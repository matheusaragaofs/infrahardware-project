==> flow/design.v <==
module Mult (
    input wire clk,                     
    input wire reset_total,            
    input wire reset_local,            
    input wire [31:0] operand_A_in,    
    input wire [31:0] operand_B_in,    
    output reg [31:0] product_Hi_out,  
    output reg [31:0] product_Lo_out   
);
    reg [31:0] reg_M;                 
    reg [31:0] reg_A;                 
    reg [31:0] reg_Q;                 
    reg bit_Q0;                       
    reg [5:0] iteration_count;        
    reg [31:0] M_complement_two;      
    always @ (posedge clk) begin
        if (reset_total == 1'b1 || reset_local == 1'b1) begin
            reg_M = operand_A_in;                
            reg_Q = operand_B_in;                
            reg_A = 32'b0;                       
            bit_Q0 = 1'b0;                       
            iteration_count = 6'd32;             
            M_complement_two = ~reg_M + 1'b1;    
            product_Hi_out = 32'b0;              
            product_Lo_out = 32'b0;              
        end 
        else if (iteration_count != 6'd0) begin
            if (bit_Q0 == 1'b1 && reg_Q[0] == 1'b0) begin
                reg_A = reg_A + reg_M;
            end else if (bit_Q0 == 1'b0 && reg_Q[0] == 1'b1) begin
                reg_A = M_complement_two + reg_A;
            end
            {reg_A, reg_Q, bit_Q0} = {reg_A, reg_Q, bit_Q0} >>> 1'b1;
            if (reg_A[30] == 1'b1) begin
                reg_A[31] = 1'b1;
            end
            iteration_count = iteration_count - 1'b1;  
            if (iteration_count == 6'd0) begin
                product_Hi_out = reg_A;      
                product_Lo_out = reg_Q;      
            end
        end
    end
endmodule
======== From RTL to reports: Mult ========
The steps from the RTL of Mult to its reports follow in flow order.
Lines are those of the file above, counted from 1.
A cell with -- has no value.
set-up
  top module .............................. Mult
  clock port .............................. clk
  library ................................. sky130hd
  timing corner ........................... tt_025C_1v80

======== Word-level counts ========
Source: Yosys, flattened and elaborated, memories not mapped. Widths are those after wreduce. Registers that Yosys merges into a memory's read port (data or address) are not register bits. Print and check cells do not count. Equal cells are merged and count once.
bit counts
  register bits after elaboration ......... 199
  bits of input ports ..................... 67
  output and inout bits ................... 64
  cells after elaboration ................. 29
cells by class
  $add $sub $neg .......................... 4
  mux-type cells .......................... 7
  bitwise gates (word level) .............. 3
  reduce/logical cells .................... 7
operator list
  kind                                                                 number
  32-bit 2-to-1 mux                                                    6
  32-bit adder                                                         2
  32-bit by 1-bit adder with 32-bit output (second input constant)     1
  32-bit NOT                                                           1
  6-bit by 1-bit subtractor with 6-bit output (second input constant)  1
  6-bit logical NOT                                                    1
  6-bit nonzero test                                                   1
  1-bit logical AND                                                    2
  1-bit NOT                                                            2
  2-bit AND reduction                                                  1
  2-bit nonzero test                                                   1
  1-bit logical OR                                                     1
  1-bit 2-to-1 mux                                                     1

======== Logic depth ========
Yosys ltp: most cells in a row. Word level: on the elaborated netlist, between registers, memories and ports. Mapped: between sequential cells and ports; inverters and the memories' decode and read muxes count.
depth
  depth in word-level cells ............... 8
  ABC_AREA ................................ 0
  gate-level depth with buffers ........... 10

======== Netlist ========
The flow's flattened synthesis, as Yosys stat reports it; memories are mapped. The netlist is that of the ABC_AREA named above (0 if unset); the other value can give another one.
cell types
  cell type                  number  total area (µm²)
  sky130_fd_sc_hd__edfxtp_1  95      2.85E+03
  sky130_fd_sc_hd__dfxtp_1   101     2.02E+03
  sky130_fd_sc_hd__nand2_1   281     1.05E+03
  sky130_fd_sc_hd__ha_1      65      813.28
  sky130_fd_sc_hd__a21oi_1   142     710.682
  sky130_fd_sc_hd__xnor2_1   42      367.853
  sky130_fd_sc_hd__o21ai_0   68      340.326
  sky130_fd_sc_hd__nor2_1    84      315.302
  sky130_fd_sc_hd__xor2_1    29      253.994
  sky130_fd_sc_hd__nand3_1   47      235.226
  sky130_fd_sc_hd__clkbuf_1  52      195.187
  sky130_fd_sc_hd__a21o_1    22      165.158
  sky130_fd_sc_hd__nor3_1    33      165.158
  sky130_fd_sc_hd__o211ai_1  18      135.13
  sky130_fd_sc_hd__a31oi_1   18      112.608
  sky130_fd_sc_hd__o21a_1    14      105.101
  sky130_fd_sc_hd__mux2i_1   10      100.096
  sky130_fd_sc_hd__nand4_1   15      93.84
Not listed: further types 68, cells in them 224.
synthesis totals
  cells in the netlist .................... 1360
  synthesis area .......................... 11803.8 µm²
  sequential area ......................... 4874.7 µm²
  mapped flip-flops ....................... 196

======== Worst setup path after synthesis ========
OpenSTA on the mapped netlist: ideal clock, no wires. The path of least setup slack (recovery checks aside). Input and output delay are each 20% of the period. Register names are those of the netlist, which keeps one name where synthesis merged equal registers.
path after synthesis
  path type ............................... input to register
  start point ............................. in reset_local
  end point ............................... reg M_complement_two[0]
  period .................................. 4.82 ns
  setup time .............................. 0.453 ns
  arrival ................................. 3.141 ns
  data required time ...................... 4.367 ns
  path slack .............................. 1.226 ns
  delay of the path ....................... 2.630 ns
  stages on the path ...................... 4
  buffers on the path ..................... 2
  synthesis period reached ................ 3.594 ns
"delay of the path" is the arrival time less input delay plus setup time.
"stages on the path": output pins that drive a net of the path, with the launching flip-flop's if there is one; two outputs of one cell count as two.
"synthesis period reached" = period - worst setup slack (recovery checks aside). The figure is calculated, with input and output delays left at 20% of the set period.
The rows between start and end are the longest chain of elaborated cells between them; the timing report does not say that the signal goes this way. Where chains are equally long, one stands for them.
Each line given opens the expression or statement behind the cell; cells for indexed reads and writes are added by Yosys, which also makes memories of some case tables.
on the way, after synthesis
  cell sequence ........................... sky130_fd_sc_hd__nor2_1 -> sky130_fd_sc_hd__inv_1 -> sky130_fd_sc_hd__buf_6 -> sky130_fd_sc_hd__clkbuf_1
  length of the longest elaborated chain .. 1
  elaborated cells on any way between the ends .. 1
  source lines of those cells ............. 1
ends and longest elaborated chain, after synthesis
  element           RTL line  text
  from (decl)       4         input wire reset_local,
  1-bit logical OR  17        if (reset_total == 1'b1 || reset_local == 1'b1) begin
  to (assign)       23        M_complement_two = ~reg_M + 1'b1;
  to (decl)         15        reg [31:0] M_complement_two;

======== Worst path after layout ========
From the final timing report of flow run A: the path of least setup slack in the routed layout; clock arrival at registers is part of the times.
path after layout
  path type ............................... register to register
  start point ............................. reg reg_A[2]
  end point ............................... reg reg_A[27]
  period .................................. 4.41 ns
  setup time .............................. 0.16 ns
  arrival ................................. 3.57 ns
  data required time ...................... 4.72 ns
  path slack .............................. 1.15 ns
  stages on the path ...................... 10
  buffers on the path ..................... 0
The rows between start and end are the longest chain of elaborated cells between them; the timing report does not say that the signal goes this way. Where chains are equally long, one stands for them.
A register here has more assigning lines than the two given.
on the way, after layout
  cell sequence ........................... sky130_fd_sc_hd__dfxtp_1 -> sky130_fd_sc_hd__ha_1 -> sky130_fd_sc_hd__o21ai_0 -> sky130_fd_sc_hd__o21ai_1 -> sky130_fd_sc_hd__o211ai_1 -> sky130_fd_sc_hd__a21o_1 -> sky130_fd_sc_hd__a21oi_1 -> sky130_fd_sc_hd__mux2i_1 -> sky130_fd_sc_hd__a211oi_1 -> sky130_fd_sc_hd__a21oi_1
  length of the longest elaborated chain .. 5
  elaborated cells on any way between the ends .. 6
  source lines of those cells ............. 6
ends and longest elaborated chain, after layout
  element            RTL line  text
  from (decl)        11        reg [31:0] reg_A;
  from (assign)      29        reg_A = reg_A + reg_M;
  from (assign)      31        reg_A = M_complement_two + reg_A;
  32-bit adder       31
  32-bit 2-to-1 mux  30        end else if (bit_Q0 == 1'b0 && reg_Q[0] == 1'b1) begin
  32-bit 2-to-1 mux  28        if (bit_Q0 == 1'b1 && reg_Q[0] == 1'b0) begin
  32-bit 2-to-1 mux  27        else if (iteration_count != 6'd0) begin
  32-bit 2-to-1 mux  17        if (reset_total == 1'b1 || reset_local == 1'b1) begin
  to (assign)        29
  to (assign)        31
  to (decl)          11

Lab notebook: Mult

Measured data: module Mult, platform sky130hd, 2 stored runs of the flow under differing settings, order arbitrary. Input and output delays are each 20% of the period that was set; the output load is 0.01 pF.
"worst path time": the worst setup path's part of the clock period (all of it between registers, 20% less for each end at a port) less its slack. A launch clock that arrives late makes it longer, a capture clock that arrives late makes it shorter.

---- flow run A ----
settings
  period_ns = 4.41
  CORE_UTILIZATION = 32
  SETUP_SLACK_MARGIN = 0.4
  PLACE_DENSITY = 0.48
  CELL_PAD_IN_SITES_GLOBAL_PLACEMENT = 0
  CELL_PAD_IN_SITES_DETAIL_PLACEMENT = 2
  TNS_END_PERCENT = 45
  ABC_AREA = 0
  CTS_CLUSTER_SIZE = 60
  SLEW_MARGIN = 20
  MIN_ROUTING_LAYER = met2
  CAP_MARGIN = 20
  CORE_MARGIN = 2
results
  netlist area reported by Yosys .......... 11803.8 µm²
  post-layout utilization ................. 38.9 %
  worst path time ......................... 3.26 ns
  worst setup path kind ................... register to register
  standard-cell area of the final layout .. 14179.8 µm²
  worst setup slack after layout .......... 1.146 ns
  die area ................................ 38439.5 µm²
  total negative setup slack .............. 0.000 ns

---- flow run B ----
settings
  period_ns = 5.82
  CORE_UTILIZATION = 46
  TNS_END_PERCENT = 95
  GPL_ROUTABILITY_DRIVEN = 1
  CTS_CLUSTER_SIZE = 27
  CAP_MARGIN = 20
  CORE_MARGIN = 2
  SLEW_MARGIN = 20
results
  netlist area reported by Yosys .......... 11803.8 µm²
  post-layout utilization ................. 55.4 %
  worst path time ......................... 2.42 ns
  worst setup path kind ................... input to register
  standard-cell area of the final layout .. 13942.1 µm²
  worst setup slack after layout .......... 2.233 ns
  die area ................................ 26958.4 µm²
  total negative setup slack .............. 0.000 ns
